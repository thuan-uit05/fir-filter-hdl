==> flow/design.v <==
	module FIR #(parameter N=4, DATA_WIDTH=16) (
		 input wire clk,
		 input wire rst,
		 input wire valid,
		 input wire [DATA_WIDTH-1:0] sample,
		 output reg [DATA_WIDTH-1:0] result,
		 input wire we_coeff,
		 input wire [3:0] addr_coeff,
		 input wire [DATA_WIDTH-1:0] data_coeff_i,
		 output reg [DATA_WIDTH-1:0] data_coeff_o
	);
		 reg signed [DATA_WIDTH-1:0] coeffs [0:N-1];
		 reg signed [DATA_WIDTH-1:0] samples [0:N-1];
		 reg signed [DATA_WIDTH*2-1:0] mult_stage [0:N-1];
		 reg signed [DATA_WIDTH*2-1:0] sum_stage [0:N-1];
		 integer i;
		 always @(posedge clk) begin
			  if (rst) begin
					for (i = 0; i < N; i = i + 1) begin
						 coeffs[i] <= 0;
						 samples[i] <= 0;
						 mult_stage[i] <= 0;
						 sum_stage[i] <= 0;
					end
					result <= 0;
					data_coeff_o <= 0;
			  end else begin
					if (we_coeff)
						 coeffs[addr_coeff] <= data_coeff_i;
					data_coeff_o <= coeffs[addr_coeff];
					if (valid) begin
						 for (i = N-1; i > 0; i = i - 1)
							  samples[i] <= samples[i-1];
						 samples[0] <= sample;
					end
					for (i = 0; i < N; i = i + 1)
						 mult_stage[i] <= coeffs[i] * samples[i];
					sum_stage[0] <= mult_stage[0] + mult_stage[1];
					sum_stage[1] <= mult_stage[2] + mult_stage[3];
					sum_stage[2] <= sum_stage[0] + sum_stage[1];
					result <= sum_stage[2][DATA_WIDTH-1:0];
			  end
		 end
	endmodule
module FIR_Master #(
    parameter N = 4,
    parameter DATA_WIDTH = 16
)(
    input wire clk,
    input wire rst,
    input wire [DATA_WIDTH-1:0] data_in,      
    input wire data_in_valid,                 
    output reg [DATA_WIDTH-1:0] data_out,     
    output reg data_out_valid,                
    output reg [3:0] adr_o,
    output reg [DATA_WIDTH-1:0] dat_o,
    input wire [DATA_WIDTH-1:0] dat_i,
    output reg we_o,
    output reg stb_o,
    output reg cyc_o,
    input wire ack_i
);
    reg [2:0] state;
    localparam IDLE        = 3'd0,
               LOAD_COEFF  = 3'd1,
               WAIT_INPUT  = 3'd2,
               SEND_SAMPLE = 3'd3,
               WAIT_RESULT = 3'd4,
               READ_RESULT = 3'd5;
    integer i;
    reg [DATA_WIDTH-1:0] coeffs [0:N-1];
    reg [1:0] wait_count;
    reg has_coeffs_loaded;
    initial begin
        coeffs[0] = 16'd1; coeffs[1] = 16'd2; 
        coeffs[2] = 16'd3; coeffs[3] = 16'd4;
    end
    always @(posedge clk or posedge rst) begin
        if (rst) begin
            state <= LOAD_COEFF;
            adr_o <= 0;
            dat_o <= 0;
            we_o <= 0;
            stb_o <= 0;
            cyc_o <= 0;
            data_out <= 0;
            data_out_valid <= 0;
            i <= 0;
            wait_count <= 0;
            has_coeffs_loaded <= 0;
        end else begin
            data_out_valid <= 0;  
            case (state)
                LOAD_COEFF: begin
                    if (!has_coeffs_loaded) begin
                        if (i < N) begin
                            adr_o <= i;
                            dat_o <= coeffs[i];
                            we_o <= 1;
                            stb_o <= 1;
                            cyc_o <= 1;
                            if (ack_i) begin
                                i <= i + 1;
                                stb_o <= 0;
                                cyc_o <= 0;
                                we_o <= 0;
                            end
                        end else begin
                            has_coeffs_loaded <= 1;
                            i <= 0;
                            state <= WAIT_INPUT;
                        end
                    end else begin
                        state <= WAIT_INPUT;
                    end
                end
                WAIT_INPUT: begin
                    if (data_in_valid) begin
                        dat_o <= data_in;  
                        state <= SEND_SAMPLE;
                    end
                end
                SEND_SAMPLE: begin
                    adr_o <= N;  
                    we_o <= 1;
                    stb_o <= 1;
                    cyc_o <= 1;
                    if (ack_i) begin
                        stb_o <= 0;
                        cyc_o <= 0;
                        we_o <= 0;
                        wait_count <= 3;  
                        state <= WAIT_RESULT;
                    end
                end
                WAIT_RESULT: begin
                    if (wait_count > 0) begin
                        wait_count <= wait_count - 1;
                    end else begin
								wait_count <= 10;  
                        state <= READ_RESULT;
                    end
                end
                READ_RESULT: begin
                    adr_o <= N + 1;  
                    we_o <= 0;
                    stb_o <= 1;
                    cyc_o <= 1;
                    if (ack_i) begin
                        data_out <= dat_i;  
                        data_out_valid <= 1;
                        stb_o <= 0;
                        cyc_o <= 0;
                        state <= WAIT_INPUT;  
                    end
                end
            endcase
        end
    end
endmodule
`timescale 1ns / 1ps
module fir_system #(
    parameter N = 4,
    parameter DATA_WIDTH = 16
)(
    input wire clk,
    input wire rst,
    input wire [DATA_WIDTH-1:0] data_in,    
    input wire data_in_valid,               
    output wire [DATA_WIDTH-1:0] data_out,  
    output wire data_out_valid              
);
    wire [3:0] adr;
    wire [DATA_WIDTH-1:0] dat_m2s;
    wire [DATA_WIDTH-1:0] dat_s2m;
    wire we;
    wire stb;
    wire cyc;
    wire ack;
    fir_wishbone #(
        .N(N),
        .DATA_WIDTH(DATA_WIDTH)
    ) fir_inst (
        .clk(clk),
        .rst(rst),
        .adr_i(adr),
        .dat_i(dat_m2s),
        .dat_o(dat_s2m),
        .we_i(we),
        .stb_i(stb),
        .cyc_i(cyc),
        .ack_o(ack)
    );
    FIR_Master #(
        .N(N),
        .DATA_WIDTH(DATA_WIDTH)
    ) master_inst (
        .clk(clk),
        .rst(rst),
        .data_in(data_in),
        .data_in_valid(data_in_valid),
        .data_out(data_out),
        .data_out_valid(data_out_valid),
        .adr_o(adr),
        .dat_o(dat_m2s),
        .dat_i(dat_s2m),
        .we_o(we),
        .stb_o(stb),
        .cyc_o(cyc),
        .ack_i(ack)
    );
endmodule
module fir_wishbone #(
    parameter N = 4,
    parameter DATA_WIDTH = 16
)(
    input  wire                  clk,
    input  wire                  rst,
    input  wire [3:0]            adr_i,
    input  wire [DATA_WIDTH-1:0] dat_i,
    output wire [DATA_WIDTH-1:0] dat_o,
    input  wire                  we_i,
    input  wire                  stb_i,
    input  wire                  cyc_i,
    output wire                  ack_o
);
    wire we_coeff;
    wire [3:0] addr_coeff;
    wire [DATA_WIDTH-1:0] data_coeff_i, data_coeff_o;
    wire valid;
    wire [DATA_WIDTH-1:0] sample, result;
    wishbone wb_inst (
        .clk_i(clk),
        .rst_i(rst),
        .adr_i(adr_i),
        .dat_i(dat_i),
        .dat_o(dat_o),
        .we_i(we_i),
        .stb_i(stb_i),
        .cyc_i(cyc_i),
        .ack_o(ack_o),
        .we_coeff(we_coeff),
        .addr_coeff(addr_coeff),
        .data_coeff_i(data_coeff_i),
        .data_coeff_o(data_coeff_o),
        .valid(valid),
        .sample(sample),
        .result(result)
    );
    FIR fir_inst (
        .clk(clk),
        .rst(rst),
        .valid(valid),
        .sample(sample),
        .result(result),
        .we_coeff(we_coeff),
        .addr_coeff(addr_coeff),
        .data_coeff_i(data_coeff_i),
        .data_coeff_o(data_coeff_o)
    );
endmodule
module wishbone #(parameter N=4, DATA_WIDTH=16) (
    input wire clk_i,
    input wire rst_i,
    input wire [3:0] adr_i,
    input wire [DATA_WIDTH-1:0] dat_i,
    output reg [DATA_WIDTH-1:0] dat_o,
    input wire we_i,
    input wire stb_i,
    input wire cyc_i,
    output reg ack_o,
    output reg we_coeff,
    output reg [3:0] addr_coeff,
    output reg [DATA_WIDTH-1:0] data_coeff_i,
    input wire [DATA_WIDTH-1:0] data_coeff_o,
    output reg valid,
    output reg [DATA_WIDTH-1:0] sample,
    input wire [DATA_WIDTH-1:0] result
);
always @(posedge clk_i or posedge rst_i) begin
    if (rst_i) begin
        ack_o <= 0;
        we_coeff <= 0;
        valid <= 0;
        addr_coeff <= 0;
        dat_o <= 0;
        sample <= 0;
    end else begin
        ack_o <= 0;
        we_coeff <= 0;
        valid <= 0;
        if (cyc_i && stb_i && !ack_o) begin
            ack_o <= 1;   
            addr_coeff <= adr_i;
            if (we_i) begin
                if (adr_i < N) begin
                    we_coeff <= 1;           
                    data_coeff_i <= dat_i;
                end else if (adr_i == N) begin
                    sample <= dat_i;         
                    valid <= 1;              
                end
            end else begin
                if (adr_i < N) begin
                    dat_o <= data_coeff_o;   
                end else if (adr_i == N + 1) begin
                    dat_o <= result;        
                end else begin
                    dat_o <= 0;              
                end
            end
        end
    end
end
endmodule
* Tool chain data of fir_system
The steps from the RTL of fir_system to its reports follow in flow order.
Line numbers count from 1 in the design file above.
Operators: Yosys type, input widths -> output width; for muxes data width and select width s.
Not given: --
- Top :: fir_system
- Clock port :: clk
- Cell library :: sky130hd
- Library corner :: tt_025C_1v80

* Word level
Source: Yosys, flattened and elaborated. Widths are those after wreduce. Registers that Yosys merges into a memory's read port (data or address) are not register bits. Print and check cells do not count. Equal cells are merged and count once.
Memory sizes are those after Yosys's memory passes, which may raise the word count (mostly to a power of two), join words into wider ones and drop unused or constant bits.
- Register bits :: 322
- RAM bits :: 64
- Memory bits (read-only) :: 12
- Memories :: 2
- Output and inout port bits :: 17
- Cells after elaboration :: 127
** Memory list
- fir_inst.fir_inst.coeffs :: words 4, bits a word 16, RTL line 12 : reg signed [DATA_WIDTH-1:0] coeffs [0:N-1];
- master_inst.coeffs :: words 4, bits a word 3, RTL line 71 : reg [DATA_WIDTH-1:0] coeffs [0:N-1];
- $add $sub $neg :: 5
- $mul :: 4
- $lt $le $gt $ge :: 3
- Equal/unequal tests :: 15
- Multiplexer cells :: 48
- Bitwise gates (word level) :: 4
- Reduce/logical cells :: 17
** Operators by type and width (number)
- $mul 16x16->16 :: 4
- $mux 16 :: 8
- $mux 32 :: 2
- $add 16x16->16 :: 3
- $add 32x2->32 const B :: 1
- $lt 32x4->1 const B :: 1
- $pmux 16 s2 :: 1
- $mux 1 :: 19
- $mux 3 :: 6
- $reduce_or 16->1 :: 1
- $pmux 3 s5 :: 1
- $ne 2x2->1 const B :: 6
- $reduce_and 4->1 :: 3
- $pmux 4 s3 :: 1
- $mux 2 :: 5
- $eq 4x3->1 const B :: 2
- $mux 4 :: 2
- $reduce_and 2->1 :: 3
- $eq 3x2->1 const B :: 2
- $eq 3x3->1 const B :: 2
- $reduce_and 3->1 :: 2
- $reduce_and 6->1 :: 1
- $reduce_bool 5->1 :: 1
- $not 1->1 :: 4
- $reduce_bool 2->1 :: 2
- $lt 4x3->1 const B :: 1
- $pmux 2 s2 :: 1
- $eq 3x1->1 const B :: 1
Other operator kinds: 10; their cells: 10.

* Logic depth
Yosys ltp: most cells in a row. Word level: on the elaborated netlist, between registers, memories and ports. Mapped: between sequential cells and ports; inverters and the memories' decode and read muxes count.
- Depth after elaboration :: 5
- ABC_AREA :: 0
- Depth in mapped cells :: 22
- Mapped depth without buffers :: 21

* After synthesis
The flow's flattened synthesis, as Yosys stat reports it; memories are mapped. The netlist is that of the ABC_AREA named above (0 if unset); the other value can give another one.
The area totals of this step are shown rounded.
** Cell types
- sky130_fd_sc_hd__fa_1 :: number 319, total area 6.39E+03 sq um
- sky130_fd_sc_hd__dfxtp_1 :: number 208, total area 4.16E+03 sq um
- sky130_fd_sc_hd__ha_1 :: number 292, total area 3.65E+03 sq um
- sky130_fd_sc_hd__dfrtp_1 :: number 115, total area 2877.76 sq um
- sky130_fd_sc_hd__edfxtp_1 :: number 80, total area 2.4E+03 sq um
- sky130_fd_sc_hd__and2_1 :: number 338, total area 2.11E+03 sq um
- sky130_fd_sc_hd__inv_1 :: number 517, total area 1.94E+03 sq um
- sky130_fd_sc_hd__nand2_1 :: number 378, total area 1.42E+03 sq um
- sky130_fd_sc_hd__xnor2_1 :: number 146, total area 1.28E+03 sq um
- sky130_fd_sc_hd__nor2_1 :: number 224, total area 840.806 sq um
- sky130_fd_sc_hd__mux2i_1 :: number 64, total area 640.614 sq um
- sky130_fd_sc_hd__xor2_1 :: number 72, total area 630.605 sq um
- sky130_fd_sc_hd__clkbuf_1 :: number 118, total area 442.925 sq um
- sky130_fd_sc_hd__a21oi_1 :: number 77, total area 385.37 sq um
- sky130_fd_sc_hd__mux4_2 :: number 16, total area 360.346 sq um
- sky130_fd_sc_hd__nor2b_1 :: number 45, total area 281.52 sq um
- sky130_fd_sc_hd__a21o_1 :: number 33, total area 247.738 sq um
- sky130_fd_sc_hd__o21ai_0 :: number 46, total area 230.221 sq um
Not listed: further types 61, cells in them 284.
- Mapped cells :: 3372
- Mapped area :: 32700 sq um
- Sequential part of the area :: 9470 sq um
- Mapped flip-flops :: 404
- Buffer cells :: 130
By module: a second synthesis without flattening, with its own total; a netlist apart from the flattened one above.
- Cells (unflattened synthesis) :: 3414
- Area total of the unflattened synthesis :: 33100 sq um
Each row is one instance without its submodules.
** Modules
- FIR :: instances 1, cells 2939, area 27300 sq um
- FIR_Master :: instances 1, cells 333, area 3650 sq um
- wishbone :: instances 1, cells 142, area 2130 sq um
- fir_wishbone :: instances 1, cells 0, area 0.0 sq um
- fir_system :: instances 1, cells 0, area 0.0 sq um

* Timing after synthesis
OpenSTA on the mapped netlist: ideal clock, no wires. The path of least setup slack (recovery checks aside). Input and output delay are each 20% of the period. Register names are those of the netlist, which keeps one name where synthesis merged equal registers.
- Path kind :: input -> register
- From :: input rst
- To :: memory fir_inst.fir_inst.coeffs[2][0]
- Clock period :: 17.3 ns
- External input delay :: 3.460 ns
- Library setup time :: 0.711 ns
- Arrival :: 9.670 ns
- Required time :: 16.589 ns
- Setup slack :: 6.919 ns
- Path delay :: 6.921 ns
- Stages on the path :: 5
- Path buffers :: 3
- Period reached after synthesis :: 10.381 ns
"path delay" = arrival - input delay + setup time.
"stages on the path" counts driving pins, that of a launching flip-flop among them; a cell with two outputs on the path counts twice.
"period reached after synthesis" = period - worst setup slack (recovery checks aside). The figure is calculated, with input and output delays left at 20% of the set period.
Between the ends stands the longest chain of elaborated cells between them, by number of cells; it is not shown to be the way that was timed. Of several equally long chains one is given.
A line is the first line of the expression or statement that the cell stems from. Yosys adds cells for indexed reads and writes and turns some case tables into memories.
The path ends at the enable pin of a flip-flop; only ways to that pin are counted.
- Cell sequence :: sky130_fd_sc_hd__clkbuf_1 -> sky130_fd_sc_hd__inv_1 -> sky130_fd_sc_hd__clkbuf_1 -> sky130_fd_sc_hd__clkbuf_1 -> sky130_fd_sc_hd__o21ai_0
- Cells in the longest elaborated chain :: 3
** RTL lines, path post-synthesis
- start, declared :: RTL line 167 : input wire rst,
- $mux 1 :: RTL line 18 : if (rst) begin
- $reduce_or 16->1
- $mux 2
- end, declared :: RTL line 12 : reg signed [DATA_WIDTH-1:0] coeffs [0:N-1];

* Timing after layout
From the final timing report of stored run 1: the path of least setup slack in the routed layout; clock arrival at registers is part of the times.
- Path kind :: register -> register
- From :: register fir_inst.fir_inst.samples[1][1]
- To :: register fir_inst.fir_inst.mult_stage[1][15]
- Clock period :: 15.7 ns
- Library setup time :: 0.13 ns
- Arrival :: 6.26 ns
- Required time :: 16.12 ns
- Setup slack :: 9.86 ns
- Stages on the path :: 21
- Path buffers :: 0
Between the ends stands the longest chain of elaborated cells between them, by number of cells; it is not shown to be the way that was timed. Of several equally long chains one is given.
- Cell sequence :: sky130_fd_sc_hd__dfxtp_1 -> sky130_fd_sc_hd__nand2_1 -> sky130_fd_sc_hd__fa_1 -> sky130_fd_sc_hd__fa_1 -> sky130_fd_sc_hd__inv_1 -> sky130_fd_sc_hd__fa_1 -> sky130_fd_sc_hd__inv_1 -> sky130_fd_sc_hd__fa_1 -> sky130_fd_sc_hd__inv_1 -> sky130_fd_sc_hd__fa_1 -> sky130_fd_sc_hd__inv_1 -> sky130_fd_sc_hd__fa_1 -> sky130_fd_sc_hd__inv_1 -> sky130_fd_sc_hd__ha_1 -> sky130_fd_sc_hd__a21o_1 -> sky130_fd_sc_hd__a31o_2 -> sky130_fd_sc_hd__a21oi_1 -> sky130_fd_sc_hd__o211ai_1 -> sky130_fd_sc_hd__o211ai_1 -> sky130_fd_sc_hd__xnor2_1 -> sky130_fd_sc_hd__nor2_1
- Cells in the longest elaborated chain :: 1
** RTL lines, path post-layout
- start, declared :: RTL line 13 : reg signed [DATA_WIDTH-1:0] samples [0:N-1];
- start, assigned :: RTL line 21 : samples[i] <= 0;
- start, assigned :: RTL line 33 : samples[i] <= samples[i-1];
- $mul 16x16->16 :: RTL line 37 : mult_stage[i] <= coeffs[i] * samples[i];
- end, assigned :: RTL line 22 : mult_stage[i] <= 0;
- end, assigned :: RTL line 37
- end, declared :: RTL line 14 : reg signed [DATA_WIDTH*2-1:0] mult_stage [0:N-1];

==> runs of fir_system <==
fir_system through Yosys and OpenROAD on sky130hd: 2 stored runs, unordered, with their settings and measured results. The constraints put input and output delay at 20% of the set period each and load the outputs with 0.01 pF.
"period achieved" = clock period - worst setup slack. The figure is calculated, with input and output delays left at 20% of the set period.
"allowed time less slack (worst setup path)": the worst setup path's part of the clock period (all of it between registers, 20% less for each end at a port) less its slack. A launch clock that arrives late makes it longer, a capture clock that arrives late makes it shorter.
By "total power after layout" is meant OpenSTA's value without simulated activity: inputs other than the clock are taken to toggle once in ten clock periods, and the tool carries that through the logic.
Results are given in rounded form.

* Stored run 1
** Files
==> flow/run.sh <==
#!/bin/bash
# the make line also repeats the synthesis and layout settings of config.mk as NAME=value (left out here)
make -C /OpenROAD-flow-scripts/flow DESIGN_CONFIG=/design/flow/config.mk WORK_HOME=/design/flow/orfs CLKGATE_MAP_FILE= finish
==> flow/config.mk <==
export PLATFORM = sky130hd
export DESIGN_NAME = fir_system
export DESIGN_NICKNAME = fir_system
export VERILOG_FILES = /design/flow/design.v
export SDC_FILE = /design/flow/constraint.sdc
export NUM_CORES = 4
export LEC_CHECK = 0
export CAP_MARGIN = 30
export CORE_MARGIN = 2
export CORE_UTILIZATION = 37
export CTS_CLUSTER_DIAMETER = 263
export CTS_CLUSTER_SIZE = 29
export GPL_ROUTABILITY_DRIVEN = 0
export HOLD_SLACK_MARGIN = -0.08
export MIN_ROUTING_LAYER = met1
export PLACE_DENSITY_LB_ADDON = 0.02
export SETUP_SLACK_MARGIN = -1.12
export SLEW_MARGIN = 5
==> flow/constraint.sdc <==
create_clock -name core_clock -period 15.7 [get_ports {clk}]
set_input_delay 3.1400 -clock core_clock [delete_from_list [all_inputs] [get_ports {clk}]]
set_output_delay 3.1400 -clock core_clock [all_outputs]
set_load 0.01 [all_outputs]
** Results
- Standard-cell area after routing :: 34700 sq um
- Allowed time less slack (worst setup path) :: 5.84 ns
- Worst setup path type :: register -> register
- Setup slack of the critical path :: 9.86 ns
- Die area :: 90600 sq um
- Post-route setup TNS :: 0.000 ns
- Post-route worst hold slack :: 0.456 ns
- Period achieved :: 5.842 ns
- Total power after layout :: 2.43 mW
- Cell area after synthesis :: 32700 sq um
- Final utilization :: 39.8 %

* Stored run 2
** Files
==> flow/run.sh <==
#!/bin/bash
# the make line also repeats the synthesis and layout settings of config.mk as NAME=value (left out here)
make -C /OpenROAD-flow-scripts/flow DESIGN_CONFIG=/design/flow/config.mk WORK_HOME=/design/flow/orfs CLKGATE_MAP_FILE= finish
==> flow/config.mk <==
export PLATFORM = sky130hd
export DESIGN_NAME = fir_system
export DESIGN_NICKNAME = fir_system
export VERILOG_FILES = /design/flow/design.v
export SDC_FILE = /design/flow/constraint.sdc
export NUM_CORES = 4
export LEC_CHECK = 0
export CAP_MARGIN = 20
export CORE_MARGIN = 2
export CORE_UTILIZATION = 23
export SLEW_MARGIN = 20
==> flow/constraint.sdc <==
create_clock -name core_clock -period 10.2 [get_ports {clk}]
set_input_delay 2.0400 -clock core_clock [delete_from_list [all_inputs] [get_ports {clk}]]
set_output_delay 2.0400 -clock core_clock [all_outputs]
set_load 0.01 [all_outputs]
** Results
- Standard-cell area after routing :: 36500 sq um
- Allowed time less slack (worst setup path) :: 5.79 ns
- Worst setup path type :: register -> register
- Setup slack of the critical path :: 4.41 ns
- Die area :: 145000 sq um
- Post-route setup TNS :: 0.000 ns
- Post-route worst hold slack :: 0.432 ns
- Period achieved :: 5.793 ns
- Total power after layout :: 4.53 mW
- Cell area after synthesis :: 32700 sq um
- Final utilization :: 25.9 %
